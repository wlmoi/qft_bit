==> flow/design.v <==
module crot_pi_4_gate_pipelined(
    input                         clk,
    input                         rst_n,
    input  signed [8-1:0] ar, ai,
    output signed [8-1:0] pr, pi
);
    localparam signed [8-1:0] C_VAL = 11;
    localparam CROT_ADD_WIDTH = (8 + 1);
    localparam CROT_MULT_WIDTH = CROT_ADD_WIDTH + 8;
    reg signed [CROT_ADD_WIDTH-1:0] sub_s1, add_s1;
    always @(posedge clk or negedge rst_n) begin
        if (!rst_n) begin
            sub_s1 <= 0;
            add_s1 <= 0;
        end else begin
            sub_s1 <= ar - ai;
            add_s1 <= ar + ai;
        end
    end
    reg signed [CROT_MULT_WIDTH-1:0] pr_prod_s2, pi_prod_s2;
    always @(posedge clk or negedge rst_n) begin
        if (!rst_n) begin
            pr_prod_s2 <= 0;
            pi_prod_s2 <= 0;
        end else begin
            pr_prod_s2 <= sub_s1 * C_VAL;
            pi_prod_s2 <= add_s1 * C_VAL;
        end
    end
    reg signed [8-1:0] pr_s3, pi_s3;
    always @(posedge clk or negedge rst_n) begin
        if (!rst_n) begin
            pr_s3 <= 0;
            pi_s3 <= 0;
        end else begin
            pr_s3 <= pr_prod_s2 >>> 4;
            pi_s3 <= pi_prod_s2 >>> 4;
        end
    end
    assign pr = pr_s3;
    assign pi = pi_s3;
endmodule
Tool chain data of crot_pi_4_gate_pipelined

What the tools print for crot_pi_4_gate_pipelined, step after step.
Line numbers count from 1 in the design file above.
Operators carry their Yosys type and port widths (W data, S select, Z words).
Cell names lack the library's common part.
The mark - stands for no value.

Top: crot_pi_4_gate_pipelined
Clock input: clk
Library: sky130hd
Timing corner: tt_025C_1v80

Word level

Yosys after proc, flatten, opt, wreduce and memory -nomap, before mapping. Enables and synchronous resets that opt folds into registers are not counted as muxes. Memory bits, and registers merged into a memory's read port (data or address), are not among the register bits. Print and check cells are not counted. Equal cells are merged and count once.

Elaborated cells: 10
Register bits after elaboration: 58
Output and inout port bits: 16

$add $sub $neg: 2
Multiply operators: 2

Operators with widths:

| operator               | count |
| $mul A9 B5 Y12 const B | 2 |
| $add A8 B8 Y9          | 1 |
| $sub A8 B8 Y9          | 1 |

Logic depth

Yosys ltp: most cells in a row. Word level: on the elaborated netlist, between registers, memories and ports. Mapped: between sequential cells and ports; inverters and the memories' decode and read muxes count.

Word-level depth: 1
ABC_AREA: 0
Depth in mapped cells: 11
Mapped depth without buffers: 11

After synthesis

Source: synth_stat.txt of the flow (Yosys; design flattened, memories mapped). It holds for the ABC_AREA given above (unset counts as 0); a run with the other value may have another netlist.

Mapped flip-flops: 49
Sequential area: 0.0012262 mm^2
Synthesis area: 0.0031468 mm^2
Standard cells after synthesis: 291

Cell types:

| cell     | count |
| dfrtp_1  | 49 |
| ha_1     | 52 |
| fa_1     | 12 |
| inv_1    | 58 |
| xnor2_1  | 24 |
| nor2_1   | 20 |
| xor2_1   | 7 |
| a21oi_1  | 10 |
| o21ai_0  | 10 |
| nor2b_1  | 7 |
| nand2b_1 | 5 |
| a21boi_1 | 3 |
| o31ai_4  | 1 |
| mux2i_1  | 2 |
| nor3_1   | 4 |
| o21ai_1  | 4 |
| a41oi_2  | 1 |
| a221oi_2 | 1 |

Other cell types: 17; their cells: 21.

Worst setup path after synthesis

Source: OpenSTA report_checks on the synthesized netlist (no wires, ideal clock, input and output delay 20% of the period each), path of least setup slack; recovery checks are left aside. Register names are those of the netlist, which keeps one name where synthesis merged equal registers.

Kind: reg2reg
From: register add_s1[1]
To: register pi_prod_s2[11]
Data arrival time: 2.669 ns
Stages on the path: 10
Data required time: 2.960 ns
Library setup time: 0.080 ns
Slack: 0.291 ns
Delay of the path: 2.749 ns
Period: 3.04 ns
Synthesis period reached: 2.749 ns

"delay of the path" = arrival - input delay + setup time.
"stages on the path": output pins that drive a net of the path, with the launching flip-flop's if there is one; two outputs of one cell count as two.
"synthesis period reached" = period - worst setup slack (recovery checks aside). The figure is calculated, with input and output delays left at 20% of the set period.
Between the ends stands the longest chain of elaborated cells between them, by number of cells; it is not shown to be the way that was timed. Of several equally long chains one is given.
Each line given opens the expression or statement behind the cell; cells for indexed reads and writes are added by Yosys, which also makes memories of some case tables.

Cells stage by stage: dfrtp_1 > ha_1 > fa_1 > ha_1 > o21ai_0 > a22oi_2 > and2_4 > a311o_1 > o31ai_4 > xnor2_1
Length of the longest elaborated chain: 1
Elaborated cells on any way between the ends: 1
Source lines of those cells: 1

RTL lines, path after synthesis:

| item           | line | source |
| from (decl)    | 10   | `reg signed [CROT_ADD_WIDTH-1:0] sub_s1, add_s1;` |
| from (assign)  | 14   | `add_s1 <= 0;` |
| from (assign)  | 17   | `add_s1 <= ar + ai;` |
| $mul A9 B5 Y12 | 27   | `pi_prod_s2 <= add_s1 * C_VAL;` |
| to (assign)    | 24   | `pi_prod_s2 <= 0;` |
| to (assign)    | 27   |  |

Timing after layout

Path of least setup slack in the final report of flow run 1 (OpenROAD, finished layout, wires in). Where an end is a register, its clock arrival counts in the times.

Kind: reg2reg
From: register add_s1[1]
To: register pi_prod_s2[10]
Slack: 0.13 ns
Data required time: 3.00 ns
Data arrival time: 2.87 ns
Stages on the path: 10
Library setup time: 0.07 ns
Period: 2.77 ns

Between the ends stands the longest chain of elaborated cells between them, by number of cells; it is not shown to be the way that was timed. Of several equally long chains one is given.

Cells stage by stage: dfrtp_1 > ha_1 > fa_1 > ha_4 > o21ai_2 > a22oi_2 > and2_4 > a311o_1 > a21oi_1 > xnor2_1
Length of the longest elaborated chain: 1
Elaborated cells on any way between the ends: 1
Source lines of those cells: 1

RTL lines, path after layout:

| item           | line | source |
| from (decl)    | 10   | `reg signed [CROT_ADD_WIDTH-1:0] sub_s1, add_s1;` |
| from (assign)  | 14   | `add_s1 <= 0;` |
| from (assign)  | 17   | `add_s1 <= ar + ai;` |
| $mul A9 B5 Y12 | 27   | `pi_prod_s2 <= add_s1 * C_VAL;` |
| to (assign)    | 24   | `pi_prod_s2 <= 0;` |
| to (assign)    | 27   |  |

Subject: flow runs of crot_pi_4_gate_pipelined

Hi,

crot_pi_4_gate_pipelined through Yosys and OpenROAD on sky130hd: 2 stored runs, unordered, with their settings and measured results. The constraints put input and output delay at 20% of the set period each and load the outputs with 0.01 pF.
By "achieved clock period" is meant the clock period of the run minus its worst setup slack. This is arithmetic on one report: input and output delays are still those of the set period (20% each).
By "worst path time" is meant the share of the clock period that the worst setup path is allowed (20% is reserved at inputs, 20% at outputs), minus its slack. Clock arrival times at its registers enter into it.
"total power after layout" is the tool's figure for a default switching activity; nothing was simulated.
Settings: -- = not set for that run.

| name                                    | flow run 1 | flow run 2 |
| period_ns                               | 2.77       | 3.04       |
| SETUP_SLACK_MARGIN                      | 0.7        | 0.71       |
| CAP_MARGIN                              | 20         | 25         |
| CORE_MARGIN                             | 2          | 2          |
| CORE_UTILIZATION                        | 40         | 18         |
| SLEW_MARGIN                             | 20         | 20         |
| PLACE_DENSITY_LB_ADDON                  | --         | 0.21       |
| HOLD_SLACK_MARGIN                       | --         | 0.22       |
| CORE_ASPECT_RATIO                       | --         | 0.5        |
| TNS_END_PERCENT                         | --         | 20         |
| GPL_ROUTABILITY_DRIVEN                  | --         | 1          |
| CTS_CLUSTER_SIZE                        | --         | 77         |
| MAX_ROUTING_LAYER                       | --         | met5       |
| Yosys chip area after synthesis (mm^2)  | 0.0031468  | 0.0031468  |
| die size (mm^2)                         | 0.0085924  | 0.0186201  |
| standard-cell area after routing (mm^2) | 0.004189   | 0.0041928  |
| final design utilization (%)            | 54.5       | 24.3       |
| setup slack of the critical path (ns)   | 0.130      | 0.460      |
| setup total negative slack (ns)         | 0.000      | 0.000      |
| total power after layout (mW)           | 4.404      | 3.985      |
| achieved clock period (ns)              | 2.640      | 2.580      |
| worst path time (ns)                    | 2.64       | 2.58       |
| critical path type                      | reg2reg    | reg2reg    |

Regards
